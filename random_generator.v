==> flow/design.v <==
`timescale 1ns / 1ps
module random_gen(
    input wire clk,               
    input wire rst,               
    input wire load,              
    input wire [31:0] seed,       
    output reg [31:0] rand_num    
    );
    always @ (posedge clk or negedge rst)
        if (!rst)
            rand_num <= 32'b0;
        else if (load)
            rand_num <= seed;
        else
            rand_num <= {rand_num[30:0],
                         rand_num[31]^rand_num[21]^rand_num[1]^rand_num[0]};
endmodule
== Tool chain data of random_gen ==
Tool output for the design above, in the order of the flow.
Lines are those of the file above, counted from 1.
Not given: --

* Design top: random_gen
* Clock input: clk
* Cell library: sky130hd
* Corner: tt_025C_1v80

== Word level ==
Counts by Yosys on the flattened word-level netlist (proc, flatten, opt, wreduce; memories kept). Register bits leave out memories and registers merged into their read ports (data or address); mux counts leave out enables and synchronous resets folded into registers. Print and check cells are left out. Cells with the same type and inputs are merged into one.

* Output and inout bits: 32
* Register bits: 32
* Elaborated cells: 5

* Bitwise operators: 3
* Mux-type cells: 1

{| class="wikitable"
|+ Operator list
! cell !! number
|-
| 32-bit two-way mux || 1
|-
| 1-bit XOR || 3
|}

== Longest topological paths ==
Yosys ltp: most cells in a row. Word level: on the elaborated netlist, between registers, memories and ports. Mapped: between sequential cells and ports; inverters and the memories' decode and read muxes count.

* Word-level depth: 4
* ABC_AREA: 0
* Mapped depth: 4
* Mapped depth without buffers: 3

== Synthesis result ==
The flow's flattened synthesis, as Yosys stat reports it; memories are mapped. The netlist is that of the ABC_AREA named above (0 if unset); the other value can give another one.
Totals and module areas in this step are rounded.

{| class="wikitable"
|+ Cell types
! cell type !! number !! area in all (µm²)
|-
| sky130_fd_sc_hd__dfrtp_1 || 32 || 800.768
|-
| sky130_fd_sc_hd__mux2_4 || 28 || 420.403
|-
| sky130_fd_sc_hd__buf_12 || 3 || 60.058
|-
| sky130_fd_sc_hd__mux2_2 || 3 || 33.782
|-
| sky130_fd_sc_hd__xnor2_1 || 3 || 26.275
|-
| sky130_fd_sc_hd__buf_6 || 1 || 11.261
|-
| sky130_fd_sc_hd__o21ai_0 || 1 || 5.005
|-
| sky130_fd_sc_hd__nand2_1 || 1 || 3.754
|}

* Mapped flip-flops: 32
* Sequential area: 800 µm²
* Cells in the netlist: 72
* Synthesis area: 1400 µm²
* Buffers: 4

== Timing after synthesis ==
Source: OpenSTA report_checks on the synthesized netlist (no wires, ideal clock, input and output delay 20% of the period each), path of least setup slack; recovery checks are left aside. Register names are those of the netlist, which keeps one name where synthesis merged equal registers.

* Kind: register -> register
* Start point: reg rand_num[21]
* End point: reg rand_num[0]
* Path delay: 0.921 ns
* Slack: -0.060 ns
* Path buffers: 0
* Clock period: 0.861 ns
* Library setup time: 0.126 ns
* Required time: 0.735 ns
* Arrival: 0.795 ns
* Stages on the path: 4
* Synthesis period reached: 0.921 ns

"path delay" is the arrival time less input delay plus setup time.
"stages on the path" counts driving pins, that of a launching flip-flop among them; a cell with two outputs on the path counts twice.
"synthesis period reached" = period - worst setup slack (recovery checks aside). The figure is calculated, with input and output delays left at 20% of the set period.
Between the ends stands the longest chain of elaborated cells between them, by number of cells; it is not shown to be the way that was timed. Of several equally long chains one is given.
A line is the first line of the expression or statement that the cell stems from. Yosys adds cells for indexed reads and writes and turns some case tables into memories.
At most two assigning lines are given for a register; there are more.

* Cell sequence: sky130_fd_sc_hd__dfrtp_1 sky130_fd_sc_hd__xnor2_1 sky130_fd_sc_hd__xnor2_1 sky130_fd_sc_hd__o21ai_0
* Length of the longest elaborated chain: 4
* Elaborated cells between the ends (all ways): 4
* RTL lines with such cells: 2

{| class="wikitable"
|+ Ends and longest elaborated chain, post-synthesis
! item !! line !! text
|-
| start, declared || 7 || <nowiki>output reg [31:0] rand_num</nowiki>
|-
| start, assigned || 13 || <nowiki>rand_num <= seed;</nowiki>
|-
| start, assigned || 15 || <nowiki>rand_num <= {rand_num[30:0],</nowiki>
|-
| 1-bit XOR (3 in a row) || 16 || <nowiki>rand_num[31]^rand_num[21]^rand_num[1]^rand_num[0]};</nowiki>
|-
| 32-bit two-way mux || 12 || <nowiki>else if (load)</nowiki>
|-
| end, assigned || 13 ||
|-
| end, assigned || 15 ||
|-
| end, declared || 7 ||
|}

== Worst path after layout ==
From the final timing report of flow run 1: the path of least setup slack in the routed layout; clock arrival at registers is part of the times.

* Kind: register -> register
* Start point: reg rand_num[21]
* End point: reg rand_num[0]
* Clock period: 1.03 ns
* Path buffers: 2
* Slack: -0.06 ns
* Library setup time: 0.11 ns
* Required time: 1.23 ns
* Arrival: 1.28 ns
* Stages on the path: 6

Between the ends stands the longest chain of elaborated cells between them, by number of cells; it is not shown to be the way that was timed. Of several equally long chains one is given.
At most two assigning lines are given for a register; there are more.

* Cell sequence: sky130_fd_sc_hd__dfrtp_1 sky130_fd_sc_hd__buf_6 sky130_fd_sc_hd__buf_6 sky130_fd_sc_hd__xnor2_4 sky130_fd_sc_hd__xnor2_1 sky130_fd_sc_hd__o21ai_1
* Length of the longest elaborated chain: 4
* Elaborated cells between the ends (all ways): 4
* RTL lines with such cells: 2

{| class="wikitable"
|+ Ends and longest elaborated chain, after layout
! item !! line !! text
|-
| start, declared || 7 || <nowiki>output reg [31:0] rand_num</nowiki>
|-
| start, assigned || 13 || <nowiki>rand_num <= seed;</nowiki>
|-
| start, assigned || 15 || <nowiki>rand_num <= {rand_num[30:0],</nowiki>
|-
| 1-bit XOR (3 in a row) || 16 || <nowiki>rand_num[31]^rand_num[21]^rand_num[1]^rand_num[0]};</nowiki>
|-
| 32-bit two-way mux || 12 || <nowiki>else if (load)</nowiki>
|-
| end, assigned || 13 ||
|-
| end, assigned || 15 ||
|-
| end, declared || 7 ||
|}

random_gen through Yosys and OpenROAD on sky130hd: 2 stored runs, unordered, with their settings and measured results. The constraints put input and output delay at 20% of the set period each and load the outputs with 0.01 pF.
By "achieved period" is meant the clock period of the run minus its worst setup slack. This is arithmetic on one report: input and output delays are still those of the set period (20% each).
"time on the worst setup path" means the part of the period allowed to the worst setup path (the constraints hold back 20% at inputs and 20% at outputs) less its slack; where the path has registers, the arrival times of their clocks count too.
The measured numbers are rounded.

=== Flow run 1 ===
{| class="wikitable"
! Setting !! Value
|-
| period_ns || 1.03
|-
| SETUP_SLACK_MARGIN || 0.21
|-
| CAP_MARGIN || 20
|-
| CORE_MARGIN || 2
|-
| CORE_UTILIZATION || 40
|-
| SLEW_MARGIN || 20
|-
! Result !! Value
|-
| Final design utilization || 66%
|-
| Achieved period || 1.087 ns
|-
| Time on the worst setup path || 1.09 ns
|-
| Worst path kind || register -> register
|-
| Total negative slack || -0.45 ns
|-
| Area of the standard cells in the finished layout || 2200 µm²
|-
| Full die area || 3900 µm²
|-
| Mapped cell area after synthesis || 1400 µm²
|-
| Worst slack on setup checks || -0.057 ns
|}

=== Flow run 2 ===
{| class="wikitable"
! Setting !! Value
|-
| period_ns || 0.877
|-
| CORE_UTILIZATION || 61
|-
| SETUP_SLACK_MARGIN || 0.23
|-
| CELL_PAD_IN_SITES_DETAIL_PLACEMENT || 0
|-
| TNS_END_PERCENT || 55
|-
| GPL_ROUTABILITY_DRIVEN || 1
|-
| CAP_MARGIN || 20
|-
| SLEW_MARGIN || 0
|-
| MIN_ROUTING_LAYER || met1
|-
| MAX_ROUTING_LAYER || met5
|-
| CORE_MARGIN || 2
|}
Stopped before the end: placement reported DPL-0033.
